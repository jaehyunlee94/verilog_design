==> flow/design.v <==
module cnt0(out0,clk,rst);
    input clk,rst;
    output reg[3:0] out0;
    always @(posedge clk or negedge rst) begin
       if(!rst) begin
           out0<=4'b0000;
       end 
       else if(out0==9) begin
           out0<=4'b0000;
       end
       else begin
           out0<=out0+1;
       end
    end
endmodule  
module cnt1(out1,clk,rst);
    input clk,rst;
    output reg[3:0] out1;
    reg[3:0] tmp2;
    always @(posedge clk or negedge rst) begin
        if(!rst) begin
            out1<=0;
            tmp2<=0;
        end
        else if(tmp2==9)begin
            if(out1==9) begin
                out1<=0;
                tmp2<=0;
            end
            else begin
            out1<=out1+1;
            tmp2<=0;
            end
        end
        else tmp2<=tmp2+1;
    end
endmodule  
module cnt2(out2,clk,rst);
    input clk,rst;
    output reg[3:0] out2;
    reg[7:0] tmp2;
    always @(posedge clk or negedge rst) begin
        if(!rst) begin
            out2<=0;
            tmp2<=0;
        end
       else if(tmp2==99)begin
            if(out2==9) begin
                out2<=0;
                tmp2<=0;
            end
            else begin
            out2<=out2+1;
            tmp2<=0;
            end
        end
        else tmp2<=tmp2+1;
    end
endmodule  
module cnt3(out3,clk,rst);
    input clk,rst;
    output reg[3:0] out3;
    reg[10:0] tmp2;
    always @(posedge clk or negedge rst) begin
        if(!rst) begin
            out3<=0;
            tmp2<=0;
        end
        else if(tmp2==999)begin
            if(out3==9) begin
                out3<=0;
                tmp2<=0;
            end
            else begin
            out3<=out3+1;
            tmp2<=0;
            end
        end
        else tmp2<=tmp2+1;
    end
endmodule  
module sync_counter(out0,out1,out2,out3,clk,rst);
    input clk,rst;
    output [3:0] out0,out1,out2,out3;
    cnt0 cn0(out0,clk,rst);
    cnt1 cn1(out1,clk,rst);
    cnt2 cn2(out2,clk,rst);
    cnt3 cn3(out3,clk,rst);
endmodule 
# --- From RTL to reports: sync_counter ---
# What the tools print for sync_counter, step after step.
# Lines are those of the file above, counted from 1.
# Operators: Yosys type, input widths -> output width; for muxes data width and select width s.
setup:
  design: "sync_counter"
  clock: "clk"
  library: "sky130hd"
  corner: "tt_025C_1v80"

# --- Word level ---
# Yosys after proc, flatten, opt, wreduce and memory -nomap, before mapping. Enables and synchronous resets that opt folds into registers are not counted as muxes. Memory bits, and registers merged into a memory's read port (data or address), are not among the register bits. Print and check cells are not counted. Equal cells are merged and count once.
classes:
  n_eq: 7
  n_addsub: 7
  bitwise: 0
  n_mul: 0
  div: 0
  mux: 7
  compare: 0
  reduce_and_logical: 0
  shifts: 0
ops:
  columns: ["cell", "n"]
  rows:
  - ["$add 4x1->4 const B", 5]
  - ["$eq 4x4->1 const B", 5]
  - ["$mux 4", 5]
  - ["$add 11x1->11 const B", 1]
  - ["$eq 11x10->1 const B", 1]
  - ["$mux 11", 1]
  - ["$add 8x1->8 const B", 1]
  - ["$eq 8x7->1 const B", 1]
  - ["$mux 8", 1]
bits:
  mem_bits_rw: 0
  memories: 0
  clocked_rd_ports_x_width: 0
  elab_cells: 28
  mem_bits_ro: 0
  register_bits: 39
  latchBits: 0
  in_bits: 2

# --- Logic depth ---
# Yosys ltp: most cells in a row. Word level: on the elaborated netlist, between registers, memories and ports. Mapped: between sequential cells and ports; inverters and the memories' decode and read muxes count.
depth:
  ltp_word: 2
  ABC_AREA: 0
  mapped_depth: 6
  ltp_nobuf: 5

# --- Mapped cells and area ---
# The flow's flattened synthesis, as Yosys stat reports it; memories are mapped. The netlist is that of the ABC_AREA named above (0 if unset); the other value can give another one.
# Totals and module areas in this step are rounded.
synth_totals:
  buf_cells: 2
  flip_flops: 39
  area_um2: 1773
  cells: 161
by_type:
  columns: ["cell", "n", "area_total_um2"]
  rows:
  - ["sky130_fd_sc_hd__dfrtp_1", 39, 975.936]
  - ["sky130_fd_sc_hd__xnor2_1", 9, 78.826]
  - ["sky130_fd_sc_hd__nand3_1", 14, 70.067]
  - ["sky130_fd_sc_hd__xor2_1", 8, 70.067]
  - ["sky130_fd_sc_hd__mux2_2", 4, 45.043]
  - ["sky130_fd_sc_hd__nand2_1", 12, 45.043]
  - ["sky130_fd_sc_hd__nor2_1", 12, 45.043]
  - ["sky130_fd_sc_hd__a22o_1", 5, 43.792]
  - ["sky130_fd_sc_hd__o21ai_0", 8, 40.038]
  - ["sky130_fd_sc_hd__a21oi_1", 7, 35.034]
  - ["sky130_fd_sc_hd__nor2b_1", 5, 31.28]
  - ["sky130_fd_sc_hd__inv_1", 8, 30.029]
  - ["sky130_fd_sc_hd__ha_1", 2, 25.024]
  - ["sky130_fd_sc_hd__mux2i_1", 2, 20.019]
  - ["sky130_fd_sc_hd__and4_1", 2, 17.517]
  - ["sky130_fd_sc_hd__buf_4", 2, 15.014]
  - ["sky130_fd_sc_hd__mux2_4", 1, 15.014]
  - ["sky130_fd_sc_hd__nor4b_2", 1, 15.014]
# Not listed: further types 17, cells in them 20.
# The figures by module come from a second, unflattened synthesis with its own total; it is not the netlist above.
hier_totals:
  hier_cells: 160
  area_unflattened_um2: 1831
# Rows give one instance, submodules left out.
modules:
  columns: ["module", "seq_area_um2", "cells", "mod_area_um2", "n_inst"]
  rows:
  - ["cnt3", 375.4, 68, 726.9, 1]
  - ["cnt2", 300.3, 47, 571.8, 1]
  - ["cnt1", 200.2, 31, 369.1, 1]
  - ["cnt0", 100.1, 14, 162.7, 1]
  - ["sync_counter", 0.0, 0, 0.0, 1]

# --- Timing after synthesis ---
# Path of least setup slack by OpenSTA after synthesis, without wires, with an ideal clock, recovery checks aside; 20% of the period is set as input and as output delay. Where synthesis merged equal registers, the netlist keeps one of their names.
synth_path:
  kind: "register -> register"
  startpoint: "register cn2.tmp2[0]"
  endpoint: "register cn2.out2[1]"
  setup_time_ns: 0.125
  driving_pins: 7
  path_delay_ns: 1.726
  period_ns: 1.75
  launch_ns: 0.000
  t_required_ns: 1.625
  slack_ns: 0.024
  t_arrival_ns: 1.601
  n_path_buf: 1
  synth_period_reached_ns: 1.726
# "path_delay_ns" = arrival - input delay + setup time.
# "driving_pins" counts driving pins, that of a launching flip-flop among them; a cell with two outputs on the path counts twice.
# "synth_period_reached_ns" = period - worst setup slack (recovery checks aside). The figure is calculated, with input and output delays left at 20% of the set period.
# The rows between start and end are the longest chain of elaborated cells between them; the timing report does not say that the signal goes this way. Where chains are equally long, one stands for them.
# Each line given opens the expression or statement behind the cell; cells for indexed reads and writes are added by Yosys, which also makes memories of some case tables.
# A register here has more assigning lines than the two given.
synth_between:
  path_cell_list: "sky130_fd_sc_hd__dfrtp_1 > sky130_fd_sc_hd__ha_1 > sky130_fd_sc_hd__or3b_1 > sky130_fd_sc_hd__nor4_2 > sky130_fd_sc_hd__buf_4 > sky130_fd_sc_hd__nand2_2 > sky130_fd_sc_hd__mux2_4"
  elab_chain_len: 1
synth_lines:
  columns: ["item", "line_no", "text"]
  rows:
  - ["start, declared", 41, "reg[7:0] tmp2;"]
  - ["start, assigned", 45, "tmp2<=0;"]
  - ["start, assigned", 57, "else tmp2<=tmp2+1;"]
  - ["$eq 8x7->1", 47, "else if(tmp2==99)begin"]
  - ["end, assigned", 49, "out2<=0;"]
  - ["end, assigned", 53, "out2<=out2+1;"]
  - ["end, declared", 40, "output reg[3:0] out2;"]

# --- Worst path after layout ---
# Path of least setup slack in the final report of flow run 1 (OpenROAD, finished layout, wires in). Where an end is a register, its clock arrival counts in the times.
layout_path:
  kind: "register -> output"
  startpoint: "register cn2.out2[0]"
  endpoint: "output port out2[0]"
  driving_pins: 2
  slack_ns: 1.11
  out_delay_ns: 0.61
  t_arrival_ns: 1.33
  n_path_buf: 1
  period_ns: 3.06
  launch_ns: 0.29
  t_required_ns: 2.45
# A register here has more assigning lines than the two given.
layout_between:
  path_cell_list: "sky130_fd_sc_hd__dfrtp_1 > sky130_fd_sc_hd__clkdlybuf4s50_1"
  elab_chain_len: 0
layout_lines:
  columns: ["item", "line_no", "text"]
  rows:
  - ["start, declared", 40, "output reg[3:0] out2;"]
  - ["start, assigned", 44, "out2<=0;"]
  - ["start, assigned", 53, "out2<=out2+1;"]
  - ["end, declared", 84, "output [3:0] out0,out1,out2,out3;"]

Hand-over note for sync_counter

Design sync_counter on sky130hd. What follows are 2 stored runs of the flow, each under its own settings; their order means nothing. The constraints put input and output delay at 20% of the set period each and load the outputs with 0.01 pF.
"achieved_clock_period_ns" means the clock period less the worst setup slack. The figure is calculated, with input and output delays left at 20% of the set period.
"worst_setup_path_time_ns": the worst setup path's part of the clock period (all of it between registers, 20% less for each end at a port) less its slack. A launch clock that arrives late makes it longer, a capture clock that arrives late makes it shorter.
"power.total_uw" rests on the timing tool's default activity at the inputs, not on a simulated workload.
Measured values are rounded.

--- flow run 1 ---
==> flow/run.sh <==
#!/bin/bash
# the make line also repeats the synthesis and layout settings of config.mk as NAME=value (left out here)
make -C /OpenROAD-flow-scripts/flow DESIGN_CONFIG=/design/flow/config.mk WORK_HOME=/design/flow/orfs CLKGATE_MAP_FILE= finish
==> flow/config.mk <==
export PLATFORM = sky130hd
export DESIGN_NAME = sync_counter
export DESIGN_NICKNAME = sync_counter
export VERILOG_FILES = /design/flow/design.v
export SDC_FILE = /design/flow/constraint.sdc
export NUM_CORES = 4
export LEC_CHECK = 0
export CAP_MARGIN = 20
export CORE_MARGIN = 2
export CORE_UTILIZATION = 40
export SLEW_MARGIN = 20
==> flow/constraint.sdc <==
create_clock -name core_clock -period 3.06 [get_ports {clk}]
set_input_delay 0.6120 -clock core_clock [delete_from_list [all_inputs] [get_ports {clk}]]
set_output_delay 0.6120 -clock core_clock [all_outputs]
set_load 0.01 [all_outputs]

==> results, as YAML <==
results:
  power.total_uw: 855.9
  worst_setup_path_time_ns: 1.33
  worst_setup_path_type: "register -> output"
  setupTns_ns: 0.000
  ws_setup_ns: 1.113
  design_die_area_um2: 4981
  achieved_clock_period_ns: 1.947
  synth_area_um2: 1773
  finalCellArea_um2: 2081

--- flow run 2 ---
==> flow/run.sh <==
#!/bin/bash
# the make line also repeats the synthesis and layout settings of config.mk as NAME=value (left out here)
make -C /OpenROAD-flow-scripts/flow DESIGN_CONFIG=/design/flow/config.mk WORK_HOME=/design/flow/orfs CLKGATE_MAP_FILE= finish
==> flow/config.mk <==
export PLATFORM = sky130hd
export DESIGN_NAME = sync_counter
export DESIGN_NICKNAME = sync_counter
export VERILOG_FILES = /design/flow/design.v
export SDC_FILE = /design/flow/constraint.sdc
export NUM_CORES = 4
export LEC_CHECK = 0
export CAP_MARGIN = 20
export CORE_MARGIN = 8
export CORE_UTILIZATION = 23
export MAX_ROUTING_LAYER = met4
export PLACE_DENSITY_LB_ADDON = 0.16
export SLEW_MARGIN = 20
export TNS_END_PERCENT = 100
==> flow/constraint.sdc <==
create_clock -name core_clock -period 1.17 [get_ports {clk}]
set_input_delay 0.2340 -clock core_clock [delete_from_list [all_inputs] [get_ports {clk}]]
set_output_delay 0.2340 -clock core_clock [all_outputs]
set_load 0.01 [all_outputs]

==> results, as YAML <==
results:
  ws_setup_ns: -0.519
  synth_area_um2: 1773
  design_die_area_um2: 10770
  worst_setup_path_time_ns: 1.69
  worst_setup_path_type: "register -> register"
  setupTns_ns: -5.983
  achieved_clock_period_ns: 1.689
  finalCellArea_um2: 2684
  power.total_uw: 2561

End of note.
